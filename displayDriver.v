==> flow/design.v <==
module displayDriver(
    input [3:0] A, B, C, D,  
    input [3:0] E, F, G, H,  
    input clk, rst, start_press, run, lap_press, flash,  
    output reg [3:0] an,  
    output reg [0:6] seg
);
    reg [3:0] segmentNum;
    reg [15:0] divider;
    reg [1:0] digit_select;
    reg lap_active; 
    reg flash_toggle;
    reg [24:0] flash_counter;
    wire start_repress = run && start_press;
    always @ (posedge clk or posedge rst)
    begin
        if(rst)
        begin
            divider <= 16'b0;
            digit_select <= 2'b00;
            flash_counter <= 25'b0;
            flash_toggle <= 1'b0;
        end
        else
        begin
            divider <= divider + 1;
            if(divider == 0)
                digit_select <= digit_select + 1;
            flash_counter <= flash_counter + 1;
            if(flash_counter == 25'd50_000_000)
            begin
                flash_counter <= 25'b0;
                flash_toggle <= ~flash_toggle;
            end
        end
    end
    always @ (posedge clk or posedge rst)
    begin
        if (rst)
            lap_active <= 1'b0;
        else if (lap_press && dir)
            lap_active <= 1'b1;
        else if (start_repress)
            lap_active <= 1'b0;
    end
    always @ (posedge clk)
    begin
        if(flash && flash_toggle)
        begin
            an <= 4'b1111;
        end
        if(lap_active && !start_repress)
            begin
                case(digit_select)
                    2'b00: begin an <= 4'b1110; segmentNum <= H; end
                    2'b01: begin an <= 4'b1101; segmentNum <= G; end
                    2'b10: begin an <= 4'b1011; segmentNum <= F; end
                    2'b11: begin an <= 4'b0111; segmentNum <= E; end
                endcase
            end
        else
            begin
                case(digit_select)
                    2'b00: begin an <= 4'b1110; segmentNum <= D; end
                    2'b01: begin an <= 4'b1101; segmentNum <= C; end
                    2'b10: begin an <= 4'b1011; segmentNum <= B; end
                    2'b11: begin an <= 4'b0111; segmentNum <= A; end
                endcase
            end
    end
    always @(segmentNum)
    begin
        case(segmentNum)
                4'b0000: seg = 7'b000_0001;  
                4'b0001: seg = 7'b100_1111;  
                4'b0010: seg = 7'b001_0010;  
                4'b0011: seg = 7'b000_0110;  
                4'b0100: seg = 7'b100_1100;  
                4'b0101: seg = 7'b010_0100;  
                4'b0110: seg = 7'b010_0000;  
                4'b0111: seg = 7'b000_1111;  
                4'b1000: seg = 7'b000_0000;  
                4'b1001: seg = 7'b000_0100;  
                default: seg = 7'b111_1111;
        endcase
    end
endmodule
* Step by step through the tools: displayDriver *
What the tools print for displayDriver, step after step.
Line numbers count from 1 in the design file above.
Operators carry their Yosys type and port widths (W data, S select, Z words).
Cell names lack the library's common part.
Not given: --

inputs
  top = displayDriver
  clock input = clk
  cell library = sky130hd
  timing corner = tt_025C_1v80

* Word level *
Source: Yosys, flattened and elaborated, memories not mapped. Widths are those after wreduce. Registers that Yosys merges into a memory's read port (data or address) are not register bits. Print and check cells do not count. Equal cells are merged and count once.
Memory sizes are those after Yosys's memory passes, which may raise the word count (mostly to a power of two), join words into wider ones and drop unused or constant bits.

bit counts
  register bits after elaboration = 23
  memory bits (read-only) = 112
  word width x clocked read ports = 7
  memories kept = 1
  input bits = 38
  output and inout port bits = 11
  elaborated cells = 23

cells by class
  add/subtract/negate cells = 2
  eq/ne operators = 3
  multiplexer cells = 6
  reductions and logical operators = 7

memory list
  memory            depth  width  rd ports  wr ports  line  text
  (name not given)  16     7      1         0         73    case(segmentNum)

operator list
  kind                     count
  $pmux W4 S4              3
  $add A16 B1 Y16 const B  1
  $logic_not A16 Y1        1
  $eq A2 B2 Y1 const B     2
  $mux W4                  1
  $logic_and A1 B1 Y1      3
  $add A2 B1 Y2 const B    1
  $eq A2 B1 Y1 const B     1
  $logic_not A2 Y1         1
  $reduce_bool A2 Y1       1
  $mux W1                  2
  $logic_not A1 Y1         1

* Longest topological paths *
Depth = most cells in a row (Yosys ltp): at word level without a register or memory, in the mapped netlist without a sequential cell, where the memories' decode and read muxes count.

depth
  depth in word-level cells = 4
  ABC_AREA = 0
  mapped depth = 9
  depth with buffers taken out = 9

* Netlist *
Yosys stat after the flow's synthesis: flattened, memories mapped to cells. It holds for the ABC_AREA given above (unset counts as 0); a run with the other value may have another netlist.
Totals and module areas in this step are rounded.

cells by type
  cell type  count  total area (sq um)
  dfrtp_1    18     450.432
  dfxtp_1    11     220.211
  ha_1       11     137.632
  xnor2_1    9      78.826
  xor2_1     7      61.309
  inv_1      12     45.043
  a222oi_1   4      40.038
  a21oi_1    6      30.029
  mux2i_1    3      30.029
  nand3_1    6      30.029
  nand2_1    7      26.275
  nor2b_1    4      25.024
  and3_1     3      18.768
  a2bb2oi_1  2      17.517
  nor2_1     4      15.014
  nor3_1     3      15.014
  nand4_1    2      12.512
  nor4_1     2      12.512

Not listed: further types 11, cells in them 11.

mapped netlist
  mapped cells = 125
  synthesis area = 1360 sq um
  sequential part of the area = 670.6 sq um
  flip-flop cells = 29
  buffers = 2

* Path before layout *
Source: OpenSTA report_checks on the synthesized netlist (no wires, ideal clock, input and output delay 20% of the period each), path of least setup slack; recovery checks are left aside. Register names are those of the netlist, which keeps one name where synthesis merged equal registers.

timing path post-synthesis
  path type = flip-flop to flip-flop
  from = register digit_select[0]
  to = register (no name shown)
  clock period = 2.75 ns
  library setup time = 0.070 ns
  time at the first pin = 0.000 ns
  arrival = 1.749 ns
  required time = 2.680 ns
  setup slack = 0.932 ns
  path delay = 1.819 ns
  stages = 7
  path buffers = 0
  synthesis period reached = 1.818 ns

"path delay" is the arrival time less input delay plus setup time.
"stages" counts driving pins, that of a launching flip-flop among them; a cell with two outputs on the path counts twice.
"synthesis period reached" = period - worst setup slack (recovery checks aside). The figure is calculated, with input and output delays left at 20% of the set period.
The rows between start and end are the longest chain of elaborated cells between them; the timing report does not say that the signal goes this way. Where chains are equally long, one stands for them.
A line is the first line of the expression or statement that the cell stems from. Yosys adds cells for indexed reads and writes and turns some case tables into memories.

on the way, post-synthesis
  cell sequence = dfrtp_1 ha_1 a222oi_1 a21oi_2 ha_1 and2b_2 a21oi_1
  length of the longest elaborated chain = 3
  elaborated cells on any way between the ends = 7
  those cells by class = eq/ne: 3; mux: 3; reduce/logical: 1

ends and longest elaborated chain, post-synthesis
  element             line  text
  start: declaration  10    reg [1:0] digit_select;
  start: assignment   20    digit_select <= 2'b00;
  start: assignment   28    digit_select <= digit_select + 1;
  $eq A2 B2 Y1        63    case(digit_select)
  $pmux W4 S4         63
  $mux W4             52    if(lap_active && !start_repress)

* Path in the finished layout *
From the final timing report of flow run 1: the path of least setup slack in the routed layout; clock arrival at registers is part of the times.

timing path after layout
  path type = flip-flop to flip-flop
  from = register digit_select[1]
  to = register (no name shown)
  clock period = 1.44 ns
  library setup time = 0.06 ns
  time at the first pin = 0.28 ns
  arrival = 2.21 ns
  required time = 1.65 ns
  setup slack = -0.56 ns
  stages = 10
  path buffers = 1

The rows between start and end are the longest chain of elaborated cells between them; the timing report does not say that the signal goes this way. Where chains are equally long, one stands for them.

on the way, after layout
  cell sequence = dfrtp_2 inv_2 ha_4 buf_6 a222oi_1 a21oi_2 inv_2 ha_4 and2b_2 a21oi_1
  length of the longest elaborated chain = 3
  elaborated cells on any way between the ends = 7
  those cells by class = eq/ne: 3; mux: 3; reduce/logical: 1

ends and longest elaborated chain, after layout
  element             line  text
  start: declaration  10    reg [1:0] digit_select;
  start: assignment   20    digit_select <= 2'b00;
  start: assignment   28    digit_select <= digit_select + 1;
  $eq A2 B2 Y1        63    case(digit_select)
  $pmux W4 S4         63
  $mux W4             52    if(lap_active && !start_repress)

displayDriver through Yosys and OpenROAD on sky130hd: 2 stored runs, unordered, with their settings and measured results. The constraints put input and output delay at 20% of the set period each and load the outputs with 0.01 pF.
"clock period achieved" = clock period - worst setup slack. The figure is calculated, with input and output delays left at 20% of the set period.
"worst setup path time" = time allowed to the worst setup path (clock period - input delay - output delay, where it has them) - its slack; a late launch clock adds to it, a late capture clock takes from it.
Results are given in rounded form.
Among the settings, - means not set for that run.

setting or result                          flow run 1              flow run 2
period_ns                                  1.44                    1.44
CORE_UTILIZATION                           36                      54
SETUP_SLACK_MARGIN                         0.25                    -
PLACE_DENSITY_LB_ADDON                     0.08                    0.19
CORE_MARGIN                                8                       7
CELL_PAD_IN_SITES_GLOBAL_PLACEMENT         2                       -
TNS_END_PERCENT                            65                      -
GPL_ROUTABILITY_DRIVEN                     1                       -
CAP_MARGIN                                 30                      20
SLEW_MARGIN                                20                      20
CTS_CLUSTER_SIZE                           -                       17
standard-cell area after layout (sq um)    2221                    2059
chip area after synthesis (Yosys) (sq um)  1360                    1360
worst setup slack after layout (ns)        -0.557                  -0.534
clock period achieved (ns)                 1.997                   1.974
worst setup path time (ns)                 2.00                    1.97
kind of the worst setup path               flip-flop to flip-flop  flip-flop to flip-flop
full die area (sq um)                      6001                    4120
