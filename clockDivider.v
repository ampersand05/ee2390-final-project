==> flow/design.v <==
module clock_divider_1ms(
    input clk,
    input reset,
    input [23:0] count_rate,
    output reg tick_1ms
);
    reg [23:0] count;
    parameter CLK_FREQ = 100_000_000;
    localparam COUNT_MAX = CLK_FREQ / 1000 - 1;
    always@(posedge clk or posedge reset)
    begin
        if (reset)
        begin
            count <= 0;
            tick_1ms <= 0;
        end
        else
        begin
            if(count == count_rate)
            begin
                count <= 0;
                tick_1ms <= 1;
            end
            else
            begin
                count <= count + 1;
                tick_1ms <= 0;
            end
        end
    end
endmodule
# --- Step by step through the tools: clock_divider_1ms ---
# The steps from the RTL of clock_divider_1ms to its reports follow in flow order.
# Lines are those of the file above, counted from 1.
# Library cell names are shortened.
setup:
  top_module: "clock_divider_1ms"
  clock: "clk"
  library: "sky130hd"
  lib_corner: "tt_025C_1v80"

# --- Word-level counts ---
# Source: Yosys, flattened and elaborated, memories not mapped. Widths are those after wreduce; folded enables and synchronous resets count as part of the registers. Registers that Yosys merges into a memory's read port (data or address) are not register bits. Print and check cells do not count. Equal cells are merged and count once.
bits:
  register_bits: 25
  wordCells: 6
  output_inout_bits: 1
  input_bits: 26
op_classes:
  muxes: 2
  eq_ne: 1
  add_sub_neg: 1
op_table:
  columns: ["cell", "count"]
  rows:
  - ["adder 24 x 1 -> 24 bit with constant B", 1]
  - ["== test 24 bit", 1]
  - ["2-to-1 mux 24 bit", 1]
  - ["2-to-1 mux 1 bit", 1]

# --- Logic depth ---
# Longest topological path by Yosys (ltp), each cell counted once; first at word level (registers and memories cut), then after technology mapping (sequential cells cut; the memories' decode and read muxes count).
logic_depth:
  word_depth: 2
  ABC_AREA: 0
  ltp_mapped: 6
  mapped_depth_nobuf: 5

# --- After synthesis ---
# Yosys stat after the flow's synthesis: flattened, memories mapped to cells. It holds for the ABC_AREA given above (unset counts as 0); a run with the other value may have another netlist.
synth_totals:
  sequential_area_mm2: 0.0006256
  buffers: 8
  ffs: 25
  synth_area_mm2: 0.0015753
  cells: 157
by_type:
  columns: ["cell_type", "count", "type_area_um2"]
  rows:
  - ["dfrtp_1", 25, 625.6]
  - ["xnor2_1", 28, 245.235]
  - ["nand4_1", 13, 81.328]
  - ["xor2_1", 9, 78.826]
  - ["a21oi_1", 14, 70.067]
  - ["a22oi_1", 8, 60.058]
  - ["o31ai_1", 6, 45.043]
  - ["nand3_1", 8, 40.038]
  - ["or4_1", 5, 37.536]
  - ["and4_1", 3, 26.275]
  - ["nand4_4", 1, 21.27]
  - ["nor4_4", 1, 21.27]
  - ["nand2_1", 5, 18.768]
  - ["or3_1", 3, 18.768]
  - ["and3_2", 2, 15.014]
  - ["buf_2", 3, 15.014]
  - ["buf_4", 2, 15.014]
  - ["o21ai_0", 3, 15.014]
# Not listed: further types 12, cells in them 18.

# --- Timing after synthesis ---
# OpenSTA on the mapped netlist: ideal clock, no wires. The path of least setup slack (recovery checks aside). Input and output delay are each 20% of the period. Register names are those of the netlist, which keeps one name where synthesis merged equal registers.
synth_path:
  path_type: "reg2reg"
  from: "register count[0]"
  to: "register count[22]"
  slack_ns: 0.510
  path_stages: 6
  delay_ns: 1.640
  required_ns: 2.063
  setup_ns: 0.087
  t_arrival_ns: 1.553
  path_buffers: 0
  clock_period_ns: 2.15
  launch_ns: 0.000
  synth_period_reached_ns: 1.64
# "delay_ns" is the arrival time less input delay plus setup time.
# "path_stages": output pins that drive a net of the path, with the launching flip-flop's if there is one; two outputs of one cell count as two.
# "synth_period_reached_ns" is the clock period less the worst setup slack; recovery checks do not enter. This is arithmetic on one report: input and output delays are still those of the set period (20% each).
# Between the ends stands the longest chain of elaborated cells between them, by number of cells; it is not shown to be the way that was timed. Of several equally long chains one is given.
# A line is the first line of the expression or statement that the cell stems from. Yosys adds cells for indexed reads and writes and turns some case tables into memories.
# At most two assigning lines are given for a register; there are more.
synth_between:
  path_cell_list: "dfrtp_1 -> ha_1 -> and3_1 -> nand4_4 -> or4_1 -> a22oi_1"
  elab_chain_cells: 2
  cone_cells: 3
  lines_between: 2
  classes_between: "add/sub (1); eq/ne (1); mux (1)"
synth_rtl:
  columns: ["item", "line", "rtl"]
  rows:
  - ["start: declaration", 7, "reg [23:0] count;"]
  - ["start: assignment", 14, "count <= 0;"]
  - ["start: assignment", 26, "count <= count + 1;"]
  - ["adder 24 x 1 -> 24 bit", 26, null]
  - ["2-to-1 mux 24 bit", 19, "if(count == count_rate)"]
  - ["end: assignment", 21, "count <= 0;"]
  - ["end: assignment", 26, null]
  - ["end: declaration", 7, null]

# --- Path in the finished layout ---
# From the final timing report of entry A: the path of least setup slack in the routed layout; clock arrival at registers is part of the times.
layout_path:
  path_type: "reg2reg"
  from: "register count[0]"
  to: "register count[22]"
  launch_ns: 0.28
  required_ns: 2.78
  clock_period_ns: 2.58
  path_buffers: 0
  t_arrival_ns: 2.19
  slack_ns: 0.60
  path_stages: 6
  setup_ns: 0.07
# Between the ends stands the longest chain of elaborated cells between them, by number of cells; it is not shown to be the way that was timed. Of several equally long chains one is given.
# At most two assigning lines are given for a register; there are more.
layout_between:
  path_cell_list: "dfrtp_1 -> ha_1 -> and3_1 -> nand4_4 -> or4_1 -> a22oi_1"
  elab_chain_cells: 2
  cone_cells: 3
  lines_between: 2
  classes_between: "add/sub (1); eq/ne (1); mux (1)"
layout_rtl:
  columns: ["item", "line", "rtl"]
  rows:
  - ["start: declaration", 7, "reg [23:0] count;"]
  - ["start: assignment", 14, "count <= 0;"]
  - ["start: assignment", 26, "count <= count + 1;"]
  - ["adder 24 x 1 -> 24 bit", 26, null]
  - ["2-to-1 mux 24 bit", 19, "if(count == count_rate)"]
  - ["end: assignment", 21, "count <= 0;"]
  - ["end: assignment", 26, null]
  - ["end: declaration", 7, null]

# Measured data: module clock_divider_1ms, platform sky130hd, 2 stored runs of the flow under differing settings, order arbitrary. Input and output delays are each 20% of the period that was set; the output load is 0.01 pF.
# "period_reached_ns" means the clock period less the worst setup slack. The figure is calculated, with input and output delays left at 20% of the set period.
# "worst_setup_path_time_ns" means the part of the period allowed to the worst setup path (the constraints hold back 20% at inputs and 20% at outputs) less its slack; where the path has registers, the arrival times of their clocks count too.
# "fin_power_uw" rests on the timing tool's default activity at the inputs, not on a simulated workload.
runs:
  - name: "entry A"
    settings:
      period_ns: 2.58
      CORE_UTILIZATION: 23
      PLACE_DENSITY_LB_ADDON: 0.28
      HOLD_SLACK_MARGIN: 0.16
      CORE_ASPECT_RATIO: 0.65
      CORE_MARGIN: 10
      CELL_PAD_IN_SITES_GLOBAL_PLACEMENT: 3
      CTS_CLUSTER_DIAMETER: 59
      MAX_ROUTING_LAYER: "met4"
      CAP_MARGIN: 20
      SLEW_MARGIN: 20
    results:
      ys_area_mm2: 0.0015753
      total_die_area_mm2: 0.0106362
      final_cell_area_mm2: 0.0019844
      finalUtil_frac: 0.298
      worst_setup_slack_ns: 0.596
      tns_setup_ns: 0.000
      hold_worst_slack_ns: 0.568
      fin_power_uw: 709.3
      period_reached_ns: 1.984
      worst_setup_path_time_ns: 1.98
      worstPathKind: "reg2reg"
  - name: "entry B"
    settings:
      period_ns: 2.61
      CORE_UTILIZATION: 33
      SETUP_SLACK_MARGIN: 0.23
      PLACE_DENSITY_LB_ADDON: 0.19
      CORE_ASPECT_RATIO: 1.39
      CORE_MARGIN: 6
      CELL_PAD_IN_SITES_DETAIL_PLACEMENT: 1
      TNS_END_PERCENT: 65
      GPL_TIMING_DRIVEN: 0
      CAP_MARGIN: 35
      SLEW_MARGIN: 20
    results:
      ys_area_mm2: 0.0015753
      total_die_area_mm2: 0.0065979
      final_cell_area_mm2: 0.0019894
      finalUtil_frac: 0.435
      worst_setup_slack_ns: 0.465
      tns_setup_ns: 0.000
      hold_worst_slack_ns: 0.560
      fin_power_uw: 699.8
      period_reached_ns: 2.145
      worst_setup_path_time_ns: 1.62
      worstPathKind: "in2reg"
